==> flow/design.v <==
package riscv_signature_pkg;
  typedef enum bit[7:0] {
    CORE_STATUS,
    TEST_RESULT,
    WRITE_GPR,
    WRITE_CSR
  } signature_type_t;
  typedef enum bit[4:0] {
    INITIALIZED,
    IN_DEBUG_MODE,
    IN_MACHINE_MODE,
    IN_HYPERVISOR_MODE,
    IN_SUPERVISOR_MODE,
    IN_USER_MODE,
    HANDLING_IRQ,
    FINISHED_IRQ,
    HANDLING_EXCEPTION,
    INSTR_FAULT_EXCEPTION,
    ILLEGAL_INSTR_EXCEPTION,
    LOAD_FAULT_EXCEPTION,
    STORE_FAULT_EXCEPTION,
    EBREAK_EXCEPTION
  } core_status_t;
  typedef enum bit {
    TEST_PASS,
    TEST_FAIL
  } test_result_t;
endpackage
interface bus_if();
  logic req, gnt, rvalid, we, err;
  logic [3:0] be;
  logic [31:0] addr, rdata, wdata;
  modport master (
    output req,
    input  gnt,
    output addr,
    output we,
    output be,
    input  rvalid,
    output wdata,
    input  rdata,
    input  err
  );
  modport slave (
    input  req,
    output gnt,
    input  addr,
    input  we,
    input  be,
    output rvalid,
    input  wdata,
    output rdata,
    output err
  );
endinterface
module grain_lfsr #(
  parameter int DATA_WIDTH = 32
) (
  input  logic                  Clk_CI,
  input  logic                  Rst_RBI,
  input  logic                  Enable_SI,      
  input  logic [79:0] Seed,
  output logic                  DataReady_SO,   
  output logic [DATA_WIDTH-1:0] Data_DO         
);
  logic DataReady_SN, DataReady_SP;
  logic [79:0] LFSR_DN, LFSR_DP;
  logic [5:0] Counter_DN, Counter_DP;
  logic s_i_plus_80;
  assign DataReady_SO = DataReady_SP;
  assign Data_DO      = LFSR_DP[DATA_WIDTH-1:0];
  always_comb begin
    LFSR_DN = LFSR_DP;
    s_i_plus_80 = LFSR_DN[79]^LFSR_DN[66]^LFSR_DN[56]^LFSR_DN[41]^LFSR_DN[28]^LFSR_DN[17];
    if(Enable_SI) begin
      LFSR_DN = {LFSR_DN[78:0],s_i_plus_80};
    end
  end
  always_comb begin
    Counter_DN   = Counter_DP;
    DataReady_SN = DataReady_SP;
    if(Enable_SI) begin
      Counter_DN = Counter_DP + 1;
      if(Counter_DP == DATA_WIDTH-1) begin
        Counter_DN = '0;
      end
    end
    if(Counter_DP == DATA_WIDTH-1) begin
      DataReady_SN = 1'b1;
    end else begin
      DataReady_SN = 1'b0;
    end
  end
  always_ff @(posedge Clk_CI, negedge Rst_RBI) begin
    if(!Rst_RBI) begin
      LFSR_DP      <= 80'h8A40B9CF316FF7B65660; 
      Counter_DP   <= '0;
      DataReady_SP <= '0;
    end else begin
      LFSR_DP      <= LFSR_DN;
      Counter_DP   <= Counter_DN;
      DataReady_SP <= DataReady_SN;
    end
  end
endmodule
Tool chain data of grain_lfsr --
What the tools print for grain_lfsr, step after step. Line numbers count from 1 in the design file above. Library cell names are shortened. Not given: --
Set-up: top grain_lfsr, clock port Clk_CI, library sky130hd, library corner tt_025C_1v80

After elaboration --
Source: Yosys, flattened and elaborated, memories not mapped. Widths are those after wreduce; folded enables and synchronous resets count as part of the registers. Registers that Yosys merges into a memory's read port (data or address) are not register bits. Print and check cells do not count. Equal cells are merged and count once.
Operators by class: add/sub/neg operators 1, equal/unequal tests 1, multiplexer cells 2, bitwise operators 5
Operators by type and width (count):
- adder 6 x 1 -> 6 bit (second input constant) | 1
- == test 6 x 5 -> 1 bit (second input constant) | 1
- 2-to-1 mux 6 bit | 1
- bitwise XOR 1 bit | 5
- 2-to-1 mux 1 bit | 1
Word-level totals: bits in registers 87, output and inout port bits 33, word-level cells 12

Logic depth --
Longest topological path by Yosys (ltp), each cell counted once; first at word level (registers and memories cut), then after technology mapping (sequential cells cut; the memories' decode and read muxes count).
Depth: depth in word-level cells 5, ABC_AREA 0, gate-level depth with buffers 5, gate-level depth less buffers 4

Mapped cells and area --
The flow's flattened synthesis, as Yosys stat reports it; memories are mapped. The netlist is that of the ABC_AREA named above (0 if unset); the other value can give another one.
Synthesis totals: cell count 233, chip area (Yosys) 3637.2 µm², flip-flop cells 87, buffers 42
Cells by type (count):
- dfrtp_1 | 45
- dfstp_2 | 42
- mux2_2 | 78
- buf_4 | 33
- buf_6 | 4
- xnor2_1 | 4
- mux2_1 | 3
- buf_2 | 5
- xnor3_1 | 1
- and4bb_2 | 1
- ha_1 | 1
- nand2b_1 | 2
- nand4_1 | 2
- and4b_1 | 1
- a22o_1 | 1
- xor2_1 | 1
- nand2_1 | 2
- nor2_1 | 2
Other cell types: 5; their cells: 5.

Timing after synthesis --
Path of least setup slack by OpenSTA after synthesis, without wires, with an ideal clock, recovery checks aside; 20% of the period is set as input and as output delay. Where synthesis merged equal registers, the netlist keeps one of their names.
Timing path after synthesis: path kind input-to-reg, start in Enable_SI, end reg LFSR_DP[62], period 2060 ps, input delay 412 ps, library setup time 125 ps, launch time at the first pin 412 ps, data arrival time 1159 ps, required time 1935 ps, path slack 776 ps, delay of the path 872 ps, driving pins on the path 4, path buffers 3, period reached after synthesis 1284 ps
"delay of the path" is the arrival time less input delay plus setup time. "driving pins on the path": output pins that drive a net of the path, with the launching flip-flop's if there is one; two outputs of one cell count as two. "period reached after synthesis" is the clock period less the worst setup slack; recovery checks do not enter. This is arithmetic on one report: input and output delays are still those of the set period (20% each).
Between the ends, after synthesis: cells stage by stage buf_2 buf_6 buf_4 mux2_2, length of the longest elaborated chain 0, elaborated cells on any way between the ends 0, source lines of those cells 0
Ends and longest elaborated chain, after synthesis:
- start: declaration | line 61 | input  logic                  Enable_SI,
- end: assignment | line 96 | LFSR_DP      <= 80'h8A40B9CF316FF7B65660;
- end: assignment | line 100 | LFSR_DP      <= LFSR_DN;
- end: declaration | line 67 | logic [79:0] LFSR_DN, LFSR_DP;

Subject: flow runs of grain_lfsr

Hi,

Module grain_lfsr, platform sky130hd: 2 stored runs of the flow (Yosys, OpenROAD) with differing settings, in no particular order. Input and output delays are each 20% of the period that was set; the output load is 0.01 pF.

[flow run A] flow files
==> flow/run.sh <==
#!/bin/bash
# the make line also repeats the synthesis and layout settings of config.mk as NAME=value (left out here)
make -C /OpenROAD-flow-scripts/flow DESIGN_CONFIG=/design/flow/config.mk WORK_HOME=/design/flow/orfs CLKGATE_MAP_FILE= finish
==> flow/config.mk <==
export PLATFORM = sky130hd
export DESIGN_NAME = grain_lfsr
export DESIGN_NICKNAME = grain_lfsr
export VERILOG_FILES = /design/flow/design.v
export SDC_FILE = /design/flow/constraint.sdc
export NUM_CORES = 4
export LEC_CHECK = 0
export CAP_MARGIN = 20
export CELL_PAD_IN_SITES_DETAIL_PLACEMENT = 2
export CORE_MARGIN = 2
export CORE_UTILIZATION = 48
export CTS_CLUSTER_DIAMETER = 90
export GPL_TIMING_DRIVEN = 1
export MIN_ROUTING_LAYER = met2
export PLACE_DENSITY_LB_ADDON = 0.29
export SLEW_MARGIN = 20
==> flow/constraint.sdc <==
create_clock -name core_clock -period 1.01 [get_ports {Clk_CI}]
set_input_delay 0.2020 -clock core_clock [delete_from_list [all_inputs] [get_ports {Clk_CI}]]
set_output_delay 0.2020 -clock core_clock [all_outputs]
set_load 0.01 [all_outputs]

[flow run A] result: unfinished; error DPL-0033 in routing

[flow run B] flow files
==> flow/run.sh <==
#!/bin/bash
# the make line also repeats the synthesis and layout settings of config.mk as NAME=value (left out here)
make -C /OpenROAD-flow-scripts/flow DESIGN_CONFIG=/design/flow/config.mk WORK_HOME=/design/flow/orfs CLKGATE_MAP_FILE= finish
==> flow/config.mk <==
export PLATFORM = sky130hd
export DESIGN_NAME = grain_lfsr
export DESIGN_NICKNAME = grain_lfsr
export VERILOG_FILES = /design/flow/design.v
export SDC_FILE = /design/flow/constraint.sdc
export NUM_CORES = 4
export LEC_CHECK = 0
export ABC_AREA = 1
export CAP_MARGIN = 20
export CELL_PAD_IN_SITES_DETAIL_PLACEMENT = 1
export CELL_PAD_IN_SITES_GLOBAL_PLACEMENT = 3
export CORE_MARGIN = 4
export CORE_UTILIZATION = 47
export CTS_CLUSTER_DIAMETER = 259
export GPL_TIMING_DRIVEN = 0
export PLACE_DENSITY = 0.56
export SETUP_SLACK_MARGIN = -0.01
export SLEW_MARGIN = 30
==> flow/constraint.sdc <==
create_clock -name core_clock -period 1.81 [get_ports {Clk_CI}]
set_input_delay 0.3620 -clock core_clock [delete_from_list [all_inputs] [get_ports {Clk_CI}]]
set_output_delay 0.3620 -clock core_clock [all_outputs]
set_load 0.01 [all_outputs]

[flow run B] result: unfinished; error GPL-0301 in placement

Regards
